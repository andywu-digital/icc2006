==> flow/design.v <==
module triangle (clk, reset, nt, xi, yi, busy, po, xo, yo);
   input clk, reset, nt;
   input [2:0] xi, yi;
   output reg busy, po;
   output reg[2:0] xo, yo;
reg [2:0] IMEMX [0:2];		 
reg [2:0] IMEMY [0:2];		 
reg [2:0] i_counter;
wire x2_direction;		 
reg [5:0] f_counter;		 
wire [2:0] x, y;		 
reg flag1, flag2, flag3;	
reg signed [3:0] x_diff_12, y_diff_12, x_diff_1, y_diff_1;
reg signed [7:0] m11, m12, m13;
reg signed [7:0] a1;
reg signed [3:0] x_diff_23, y_diff_23, x_diff_3, y_diff_3;
reg signed [7:0] m21, m22, m23;
reg signed [7:0] b1;
reg busy_flag;
integer i;
always @(posedge clk or posedge reset)begin
	if(reset)begin
		for(i=0; i<3; i=i+1)begin
			IMEMX[i] <= 'd0;
			IMEMY[i] <= 'd0;	
		end
	end
	else if(i_counter < 'd3)begin	 
		IMEMX[i_counter] <= xi;
		IMEMY[i_counter] <= yi;
	end
end
always @(posedge clk or posedge reset)begin
	if(reset)begin
		i_counter <= 'd0;
	end
	else if(nt)begin			 
		i_counter <= 'd1;
	end
	else if(f_counter == 'd63)begin		 
		i_counter <= 'd0;
	end
	else if(i_counter == 'd3)begin		 
		i_counter <= i_counter;
	end
	else begin				 
		i_counter <= i_counter + 'd1;
	end
end
assign x2_direction = (IMEMX[1] > IMEMX[0]) ? 'd1 : 'd0;
always @(posedge clk or posedge reset)begin
	if(reset)begin
		f_counter <= 'd0;
	end
	else if(nt)begin
		f_counter <= 'd0;		 
	end
	else if(i_counter == 'd3)begin		 
		if(f_counter == 'd63)begin	 
			f_counter <= f_counter;
		end
		else begin
			f_counter <= f_counter + 'd1;
		end
	end
end
assign x = f_counter[2:0];
assign y = f_counter[5:3];
always @(*)begin
	if(x2_direction)begin
		if(x >= IMEMX[0])begin
			flag1 = 'd1;
		end
		else begin
			flag1 = 'd0;
		end
	end
	else begin
		if(x <= IMEMX[0])begin
			flag1 = 'd1;
		end
		else begin
			flag1 = 'd0;
		end
	end
end
always @(*)begin
	x_diff_12 = $signed({1'd0, IMEMX[1]}) - $signed({1'd0, IMEMX[0]});
	y_diff_12 = $signed({1'd0, IMEMY[1]}) - $signed({1'd0, IMEMY[0]});
	x_diff_1 = $signed({1'd0, x}) - $signed({1'd0, IMEMX[0]});
	y_diff_1 = $signed({1'd0, y}) - $signed({1'd0, IMEMY[0]});
	m11 = x_diff_1*y_diff_12;
	m12 = y_diff_1*x_diff_12;
	a1 = m11 - m12;
end
always @(*)begin
	if(x2_direction)begin
		if(a1[7] == 'd0)begin
			flag2 = 'd0;
		end
		else begin
			flag2 = 'd1;
		end
	end
	else begin
		if(a1[7] == 'd0)begin
			flag2 = 'd1;
		end
		else begin
			flag2 = 'd0;
		end
	end
end
always @(*)begin
	x_diff_23 = $signed({1'd0, IMEMX[1]}) - $signed({1'd0, IMEMX[2]});
	y_diff_23 = $signed({1'd0, IMEMY[1]}) - $signed({1'd0, IMEMY[2]});
	x_diff_3 = $signed({1'd0, x}) - $signed({1'd0, IMEMX[2]});
	y_diff_3 = $signed({1'd0, y}) - $signed({1'd0, IMEMY[2]});
	m21 = x_diff_3*y_diff_23;
	m22 = y_diff_3*x_diff_23;
	m23 = y_diff_3*y_diff_23;
	b1 = m21 - m22;
end
always @(*)begin
	if(x2_direction)begin
		if(b1[7] == 'd0)begin
			flag3 = 'd1;
		end
		else begin
			flag3 = 'd0;
		end
	end
	else begin
		if(b1[7] == 'd0)begin
			flag3 = 'd0;
		end
		else begin
			flag3 = 'd1;
		end
	end
end
always @(posedge clk or posedge reset)begin
	if(reset)begin
		po <= 'd0;
	end
	else if(i_counter != 'd3)begin		 
		po <= 'd0;
	end
	else if((flag1 && flag2 && flag3) || ((a1 == 'd0) || (b1 == 'd0)))begin
		po <= 'd1;
	end
	else begin
		po <= 'd0;
	end
end
always @(posedge clk or posedge reset)begin
	if(reset)begin
		xo <= 'd0;
		yo <= 'd0;
	end
	else begin
		xo <= x;
		yo <= y;
	end
end
always @(posedge clk or posedge reset)begin
	if(reset)begin
		busy <= 'd0;
		busy_flag <= 'd0;
	end
	else if(nt || busy_flag)begin
		if(f_counter == 'd63 && busy_flag)begin
			busy <= 'd0;
			busy_flag <= 'd0;
		end
		else begin
			busy <= 'd1;
			busy_flag <= 'd1;
		end
	end
	else begin
		busy <= 'd0;
		busy_flag <= 'd0;
	end
end
endmodule
# Step by step through the tools: triangle
# What the tools print for triangle, step after step.
# Lines are those of the file above, counted from 1.
# Library cell names are shortened.
# Not given: --
# design
design	triangle
clk_port	clk
cell_library	sky130hd
pvt_corner	tt_025C_1v80

# Word-level counts
# Counts by Yosys on the flattened word-level netlist (proc, flatten, opt, wreduce). Print and check cells are left out. Cells with the same type and inputs are merged into one.
# word_totals
reg_bits	35
latchBits	0
mem_bits_rw	0
rom_bits	0
clocked_rd_ports_x_width	0
n_memories	0
input_bits	9
elab_cells	73
# op_classes
addsub	12
multipliers	4
n_div	0
n_cmp	4
n_eq	7
shift	0
muxes	20
n_logic	0
n_reduce_logical	14
# ops
op	count
multiplier 4 x 4 -> 8 bit	4
subtractor 3 x 3 -> 4 bit	8
2-to-1 mux 6 bit	3
subtractor 8 bit	2
logical NOT 8 bit	2
2-to-1 mux 1 bit	14
2-to-1 mux 3 bit	3
AND reduction 2 bit	4
!= test 3 x 2 -> 1 bit with constant B	2
adder 6 x 1 -> 6 bit with constant B	1
equality test 6 bit with constant B	1
logical AND 1 bit	3
logical OR 1 bit	3
adder 3 x 1 -> 3 bit with constant B	1
< comparator 3 x 2 -> 1 bit with constant B	1
equality test 3 x 2 -> 1 bit with constant B	1
greater-or-equal comparator 3 bit	1
greater-than comparator 3 bit	1
<= comparator 3 bit	1
equality test 2 x 1 -> 1 bit with constant B	1
equality test 2 bit with constant B	1
!= test 2 bit with constant B	1
logical NOT 2 bit	1
nonzero test 2 bit	1

# Depth
# Longest topological path by Yosys (ltp), each cell counted once; first at word level (registers and memories cut), then after technology mapping (sequential cells cut; the memories' decode and read muxes count).
# depth
depth_word	10
abc_area	0
ltp_mapped	22
ltp_nobuf	22

# After synthesis
# Yosys stat after the flow's synthesis: flattened, memories mapped to cells. It holds for the ABC_AREA given above (unset counts as 0); a run with the other value may have another netlist.
# The area totals of this step are shown rounded.
# mapped
stdcells	472
yosys_area_mm2	0.004742
sequential_area_mm2	0.0008758
ffs	35
# by_type
cell	count
fa_1	64
dfrtp_1	35
ha_1	70
inv_1	99
xnor2_1	24
mux2_2	18
nor2_1	33
xor2_1	13
a21o_1	14
nand2_1	24
nor2b_1	9
a21oi_1	10
nand2b_1	8
and2_1	7
or2_2	6
o21bai_1	4
nand3_1	5
mux2i_1	2
# Not listed: further types 14, cells in them 27.

# Path before layout
# Source: OpenSTA report_checks on the synthesized netlist (no wires, ideal clock, input and output delay 20% of the period each), path of least setup slack; recovery checks are left aside. Register names are those of the netlist, which keeps one name where synthesis merged equal registers.
# synth_path
kind	register -> register
from	register f_counter[0]
to	register po
tclk_ps	6230
t_first_pin_ps	0
arrival_time_ps	5335
required_time_ps	6135
path_slack_ps	800
path_delay_ps	5430
stages	22
path_buffers	0
synth_period_reached_ps	5430
# "path_delay_ps" is the arrival time less input delay plus setup time.
# "stages" counts driving pins, that of a launching flip-flop among them; a cell with two outputs on the path counts twice.
# "synth_period_reached_ps" = period - worst setup slack (recovery checks aside). The figure is calculated, with input and output delays left at 20% of the set period.
# The rows between start and end are the longest chain of elaborated cells between them; the timing report does not say that the signal goes this way. Where chains are equally long, one stands for them.
# A line is the first line of the expression or statement that the cell stems from. Yosys adds cells for indexed reads and writes and turns some case tables into memories.
# A register here has more assigning lines than the two given.
# synth_via
cell_sequence	dfrtp_1 > inv_1 > ha_1 > inv_1 > fa_1 > fa_1 > nand2_1 > fa_1 > inv_1 > fa_1 > inv_1 > ha_1 > inv_1 > fa_1 > fa_1 > ha_1 > a211oi_2 > o21bai_1 > a21oi_1 > xnor2_1 > o31a_1 > o32ai_2
elab_chain_len	10
cells_between	25
lines_between	17
cone_classes	add/sub: 4; mul: 2; compare: 2; mux: 11; reduce/logical: 6
# synth_rtl
item	line	text
start, declared	10	reg [5:0] f_counter;
start, assigned	60	f_counter <= f_counter;
start, assigned	63	f_counter <= f_counter + 'd1;
subtractor 3 x 3 -> 4 bit	90	x_diff_1 = $signed({1'd0, x}) - $signed({1'd0, IMEMX[0]});
multiplier 4 x 4 -> 8 bit	92	m11 = x_diff_1*y_diff_12;
subtractor 8 bit	94	a1 = m11 - m12;
2-to-1 mux 1 bit	106	if(a1[7] == 'd0)begin
2-to-1 mux 1 bit	97	if(x2_direction)begin
logical AND 1 bit x2	149	else if((flag1 && flag2 && flag3) || ((a1 == 'd0) || (b1 == 'd0)))begin
logical OR 1 bit	149
2-to-1 mux 1 bit	149
2-to-1 mux 1 bit	146	else if(i_counter != 'd3)begin
end, assigned	144	po <= 'd0;
end, assigned	147	po <= 'd0;
end, declared	4	output reg busy, po;

# Timing after layout
# Path of least setup slack in the final report of flow run A (OpenROAD, finished layout, wires in). Where an end is a register, its clock arrival counts in the times.
# The report prints the path's times to 10 ps; the period is as set.
# layout_path
kind	register -> register
from	register f_counter[0]
to	register po
tclk_ps	5580
t_first_pin_ps	270
arrival_time_ps	5760
required_time_ps	5760
path_slack_ps	0
stages	22
path_buffers	0
# The rows between start and end are the longest chain of elaborated cells between them; the timing report does not say that the signal goes this way. Where chains are equally long, one stands for them.
# A register here has more assigning lines than the two given.
# layout_via
cell_sequence	dfrtp_1 > inv_2 > ha_1 > inv_2 > fa_2 > fa_2 > nand2_1 > fa_1 > inv_1 > fa_1 > inv_1 > ha_1 > inv_1 > fa_1 > fa_1 > ha_4 > a211oi_4 > o21bai_1 > a21oi_1 > xnor2_1 > o31a_1 > o32ai_2
elab_chain_len	10
cells_between	25
lines_between	17
cone_classes	add/sub: 4; mul: 2; compare: 2; mux: 11; reduce/logical: 6
# layout_rtl
item	line	text
start, declared	10	reg [5:0] f_counter;
start, assigned	60	f_counter <= f_counter;
start, assigned	63	f_counter <= f_counter + 'd1;
subtractor 3 x 3 -> 4 bit	90	x_diff_1 = $signed({1'd0, x}) - $signed({1'd0, IMEMX[0]});
multiplier 4 x 4 -> 8 bit	92	m11 = x_diff_1*y_diff_12;
subtractor 8 bit	94	a1 = m11 - m12;
2-to-1 mux 1 bit	106	if(a1[7] == 'd0)begin
2-to-1 mux 1 bit	97	if(x2_direction)begin
logical AND 1 bit x2	149	else if((flag1 && flag2 && flag3) || ((a1 == 'd0) || (b1 == 'd0)))begin
logical OR 1 bit	149
2-to-1 mux 1 bit	149
2-to-1 mux 1 bit	146	else if(i_counter != 'd3)begin
end, assigned	144	po <= 'd0;
end, assigned	147	po <= 'd0;
end, declared	4	output reg busy, po;

# Stored flow runs of triangle (2 of them; Yosys, OpenROAD, sky130hd). They differ in their settings and are not a sequence. Constraints: input delay and output delay 20% of the set period each, output load 0.01 pF.
# "achievedPeriod_ps" means the clock period less the worst setup slack. The figure is calculated, with input and output delays left at 20% of the set period.
# "worst_path_allowed_less_slack_ps" means the part of the period allowed to the worst setup path (the constraints hold back 20% at inputs and 20% at outputs) less its slack; where the path has registers, the arrival times of their clocks count too.
# "worst_path_allowed_less_slack_ps" is known to 10 ps.
# Results are given in rounded form.
# Settings: -- = not set for that run.
run	period_ns	SETUP_SLACK_MARGIN	CAP_MARGIN	CORE_MARGIN	CORE_UTILIZATION	SLEW_MARGIN	HOLD_SLACK_MARGIN	CORE_ASPECT_RATIO	TNS_END_PERCENT	GPL_TIMING_DRIVEN	CTS_CLUSTER_SIZE	CTS_CLUSTER_DIAMETER	MIN_ROUTING_LAYER	cell_area_final_mm2	yosys.chip_area_mm2	utilization_frac	total_die_area_mm2	achievedPeriod_ps	timing.hold.ws_ps	timing.setup.tns_ps	worst_path_allowed_less_slack_ps	path_kind	setup_ws_ps
flow run A	5.58	1.25	20	2	40	20	--	--	--	--	--	--	--	0.005348	0.004742	0.464	0.01274	5577	459	0	5580	register -> register	3
flow run B	4.78	-0.09	40	6	29	25	0.2	0.77	90	1	10	162	met2	0.006098	0.004742	0.387	0.01959	5477	481	-697	5480	register -> register	-697
